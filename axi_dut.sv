==> flow/design.v <==
module axi_slave 
#(
parameter           AXI_DW         =  64           ,  
parameter           AXI_AW         =  32           ,  
parameter           AXI_IW         =   8           ,  
parameter           AXI_SW         = AXI_DW >> 3      
)
(
   input                     axi_clk_i      ,   
   input                     axi_rstn_i     ,   
   input      [ AXI_IW-1: 0] axi_awid_i     ,   
   input      [ AXI_AW-1: 0] axi_awaddr_i   ,   
   input      [      4-1: 0] axi_awlen_i    ,   
   input      [      3-1: 0] axi_awsize_i   ,   
   input      [      2-1: 0] axi_awburst_i  ,   
   input                     axi_awvalid_i  ,   
   output                    axi_awready_o  ,   
   input      [ AXI_IW-1: 0] axi_wid_i      ,   
   input      [ AXI_DW-1: 0] axi_wdata_i    ,   
   input      [ AXI_SW-1: 0] axi_wstrb_i    ,   
   input                     axi_wlast_i    ,   
   input                     axi_wvalid_i   ,   
   output                    axi_wready_o   ,   
   output     [ AXI_IW-1: 0] axi_bid_o      ,   
   output reg [      2-1: 0] axi_bresp_o    ,   
   output reg                axi_bvalid_o   ,   
   input                     axi_bready_i   ,   
   input      [ AXI_IW-1: 0] axi_arid_i     ,   
   input      [ AXI_AW-1: 0] axi_araddr_i   ,   
   input      [      4-1: 0] axi_arlen_i    ,   
   input      [      3-1: 0] axi_arsize_i   ,   
   input      [      2-1: 0] axi_arburst_i  ,   
   input                     axi_arvalid_i  ,   
   output                    axi_arready_o  ,   
   output     [ AXI_IW-1: 0] axi_rid_o      ,   
   output reg [ AXI_DW-1: 0] axi_rdata_o    ,   
   output reg [      2-1: 0] axi_rresp_o    ,   
   output reg                axi_rlast_o    ,   
   output reg                axi_rvalid_o   ,   
   input                     axi_rready_i   ,  
   output     [ AXI_AW-1: 0] sys_addr_o     ,   
   output     [ AXI_DW-1: 0] sys_wdata_o    ,   
   output reg [ AXI_SW-1: 0] sys_sel_o      ,   
   output reg                sys_wen_o      ,   
   output reg                sys_ren_o      ,   
   input      [ AXI_DW-1: 0] sys_rdata_i    ,   
   input                     sys_err_i      ,   
   input                     sys_ack_i          
);
wire                 ack         ;
reg   [      6-1: 0] ack_cnt     ;
reg                  rd_do       ;
reg   [ AXI_IW-1: 0] rd_arid     ;
reg   [ AXI_AW-1: 0] rd_araddr   ;
reg                  rd_error    ;
wire                 rd_errorw   ;
reg                  wr_do       ;
reg   [ AXI_IW-1: 0] wr_awid     ;
reg   [ AXI_AW-1: 0] wr_awaddr   ;
reg   [ AXI_IW-1: 0] wr_wid      ;
reg   [ AXI_DW-1: 0] wr_wdata    ;
reg                  wr_error    ;
wire                 wr_errorw   ;
assign wr_errorw = (axi_awlen_i != 4'h0) || (axi_awsize_i != 3'b010);  
assign rd_errorw = (axi_arlen_i != 4'h0) || (axi_arsize_i != 3'b010);  
always @(posedge axi_clk_i) begin
   if (axi_rstn_i == 1'b0) begin
      rd_do    <= 1'b0 ;
      rd_error <= 1'b0 ;
   end
   else begin
      if (axi_arvalid_i && !rd_do && !axi_awvalid_i && !wr_do)  
         rd_do  <= 1'b1 ;
      else if (axi_rready_i && rd_do && ack)
         rd_do  <= 1'b0 ;
      if (axi_arvalid_i && axi_arready_o) begin  
         rd_arid   <= axi_arid_i   ;
         rd_araddr <= axi_araddr_i ;
         rd_error  <= rd_errorw    ;
      end
   end
end
always @(posedge axi_clk_i) begin
   if (axi_rstn_i == 1'b0) begin
      wr_do    <= 1'b0 ;
      wr_error <= 1'b0 ;
   end
   else begin
      if (axi_awvalid_i && !wr_do && !rd_do)  
         wr_do  <= 1'b1 ;
      else if (axi_bready_i && wr_do && ack)
         wr_do  <= 1'b0 ;
      if (axi_awvalid_i && axi_awready_o) begin  
         wr_awid   <= axi_awid_i   ;
         wr_awaddr <= axi_awaddr_i ;
         wr_error  <= wr_errorw    ;
      end
      if (axi_wvalid_i && wr_do) begin  
         wr_wid    <= axi_wid_i    ;
         wr_wdata  <= axi_wdata_i  ;
      end
   end
end
assign axi_awready_o = !wr_do && !rd_do                      ;
assign axi_wready_o  = (wr_do && axi_wvalid_i) || (wr_errorw && axi_wvalid_i)    ;
assign axi_bid_o     = wr_awid                               ;
assign axi_arready_o = !rd_do && !wr_do && !axi_awvalid_i     ;
assign axi_rid_o     = rd_arid                                ;
always @(posedge axi_clk_i) begin
   if (axi_rstn_i == 1'b0) begin
      axi_bvalid_o  <= 1'b0 ;
      axi_bresp_o   <= 2'h0 ;
      axi_rlast_o   <= 1'b0 ;
      axi_rvalid_o  <= 1'b0 ;
      axi_rresp_o   <= 2'h0 ;
   end
   else begin
      axi_bvalid_o  <= wr_do && ack  ;
      axi_bresp_o   <= {(wr_error || ack_cnt[5]),1'b0} ;   
      axi_rlast_o   <= rd_do && ack  ;
      axi_rvalid_o  <= rd_do && ack  ;
      axi_rresp_o   <= {(rd_error || ack_cnt[5]),1'b0} ;   
      axi_rdata_o   <= sys_rdata_i   ;
   end
end
always @(posedge axi_clk_i) begin
   if (axi_rstn_i == 1'b0) begin
      ack_cnt   <= 6'h0 ;
   end
   else begin
      if ((axi_arvalid_i && axi_arready_o) || (axi_awvalid_i && axi_awready_o))   
         ack_cnt <= 6'h1 ;
      else if (ack)
         ack_cnt <= 6'h0 ;
      else if (|ack_cnt)
         ack_cnt <= ack_cnt + 6'h1 ;
   end
end
assign ack = sys_ack_i || ack_cnt[5] || (rd_do && rd_errorw) || (wr_do && wr_errorw);  
always @(posedge axi_clk_i) begin
   if (axi_rstn_i == 1'b0) begin
      sys_wen_o  <= 1'b0 ;
      sys_ren_o  <= 1'b0 ;
      sys_sel_o  <= {AXI_SW{1'b0}} ;
   end
   else begin
      sys_wen_o  <= wr_do && axi_wvalid_i && !wr_errorw ;
      sys_ren_o  <= axi_arvalid_i && axi_arready_o && !rd_errorw ;
      sys_sel_o  <= {AXI_SW{1'b1}} ;
   end
end
assign sys_addr_o  = rd_do ? rd_araddr : wr_awaddr  ;
assign sys_wdata_o = wr_wdata                       ;
endmodule
* Reports on axi_slave *
Tool output for the design above, in the order of the flow.
Line numbers count from 1 in the design file above.
Library cell names are shortened.
The mark n/a stands for no value.

set-up
  top = axi_slave
  clock input = axi_clk_i
  library = sky130hd
  library corner = tt_025C_1v80

* Elaborated design *
Yosys after proc, flatten, opt, wreduce and memory -nomap, before mapping. Memory bits, and registers merged into a memory's read port (data or address), are not among the register bits. Print and check cells are not counted.

storage and ports
  flip-flop bits (word level) = 234
  input bits = 252

cells by class
  add/subtract/negate cells = 1
  eq/ne operators = 2
  mux-type cells = 9
  bitwise gates (word level) = 1
  reductions and logical operators = 45

operators by type and width
  kind                                                    count
  2-to-1 mux 32 bit                                       1
  logical AND 1 bit                                       21
  logical OR 1 bit                                        9
  nonzero test 4 bit                                      2
  2-to-1 mux 8 bit                                        1
  2-to-1 mux 1 bit                                        7
  AND reduction 2 bit                                     3
  inequality test 3 x 2 -> 1 bit (second input constant)  2
  adder 6 x 1 -> 6 bit (second input constant)            1
  OR reduction 6 bit                                      1
  zero test 1 bit                                         5
  nonzero test 2 bit                                      2
  nonzero test 3 bit                                      1
  OR reduction 3 bit                                      1
  inverter 1 bit                                          1

* Logic depth *
Yosys ltp: most cells in a row. Word level: on the elaborated netlist, between registers, memories and ports. Mapped: between sequential cells and ports; inverters and the memories' decode and read muxes count.

logic depth
  depth in word-level cells = 8
  ABC_AREA = 0
  mapped depth = 5
  mapped depth without buffers = 5

* After synthesis *
Source: synth_stat.txt of the flow (Yosys; design flattened, memories mapped). It holds for the ABC_AREA given above (unset counts as 0); a run with the other value may have another netlist.
The area totals of this step are shown rounded.

synthesis totals
  standard cells after synthesis = 340
  synthesis area = 7446 µm²
  sequential area = 6586 µm²
  mapped flip-flops = 225
  buffers = 14

cells by type
  type      count  total area (µm²)
  edfxtp_1  208    6245.99
  mux2_2    32     360.346
  dfxtp_1   17     340.326
  buf_4     10     75.072
  nor2_1    16     60.058
  xnor2_1   3      26.275
  ha_1      2      25.024
  nand3_1   5      25.024
  inv_1     6      22.522
  mux2i_1   2      20.019
  nor3_1    4      20.019
  and2_1    3      18.768
  o41ai_1   2      17.517
  xor2_1    2      17.517
  a21oi_1   3      15.014
  nand2_1   4      15.014
  or4b_4    1      13.763
  and3_1    2      12.512

Other cell types: 16; their cells: 18.

* Path before layout *
Path of least setup slack by OpenSTA after synthesis, without wires, with an ideal clock, recovery checks aside; 20% of the period is set as input and as output delay. Where synthesis merged equal registers, the netlist keeps one of their names.

timing path after synthesis
  path kind = in2out
  from = input port axi_awlen_i[2]
  to = output port axi_wready_o
  period = 5320 ps
  external input delay = 1064 ps
  output delay = 1064 ps
  arrival time = 2261 ps
  required time = 4256 ps
  setup slack = 1995 ps
  delay of the path = 1197 ps
  stages = 3
  path buffers = 0
  period reached after synthesis = 3325 ps

"delay of the path" = arrival - input delay + setup time.
At an output port there is no setup time.
"stages": output pins that drive a net of the path, with the launching flip-flop's if there is one; two outputs of one cell count as two.
"period reached after synthesis" = period - worst setup slack (recovery checks aside). The figure is calculated, with input and output delays left at 20% of the set period.
The rows between start and end are the longest chain of elaborated cells between them; the timing report does not say that the signal goes this way. Where chains are equally long, one stands for them.
Each line given opens the expression or statement behind the cell; cells for indexed reads and writes are added by Yosys, which also makes memories of some case tables.

on the way, after synthesis
  cells stage by stage = or4b_1 > or4_1 > o21a_1
  cells in the longest elaborated chain = 4
  elaborated cells between the ends (all ways) = 4
  RTL lines with such cells = 2
  those cells by class = reduce/logical (4)

RTL lines, path after synthesis
  item                line  source
  start: declaration  13    input      [      4-1: 0] axi_awlen_i    ,
  nonzero test 4 bit  64    assign wr_errorw = (axi_awlen_i != 4'h0) || (axi_awsize_i != 3'b010);
  logical OR 1 bit    64
  logical AND 1 bit   105   assign axi_wready_o  = (wr_do && axi_wvalid_i) || (wr_errorw && axi_wvalid_i)    ;
  logical OR 1 bit    105
  end: declaration    23    output                    axi_wready_o   ,

Subject: flow runs of axi_slave

Hi,

Stored flow runs of axi_slave (2 of them; Yosys, OpenROAD, sky130hd). They differ in their settings and are not a sequence. Constraints: input delay and output delay 20% of the set period each, output load 0.01 pF.
Among the settings, -- means not set for that run.

setting or result                   run 1  run 2
period_ns                           3.61   2.3
CORE_UTILIZATION                    71     67
CAP_MARGIN                          20     5
CORE_MARGIN                         2      7
SLEW_MARGIN                         20     20
PLACE_DENSITY_LB_ADDON              --     0.11
CELL_PAD_IN_SITES_DETAIL_PLACEMENT  --     0
GPL_TIMING_DRIVEN                   --     1
CTS_CLUSTER_DIAMETER                --     156
MAX_ROUTING_LAYER                   --     met5

Run 1: no results, placement failed with PPL-0024
Run 2: no results, placement failed with PPL-0024

Regards
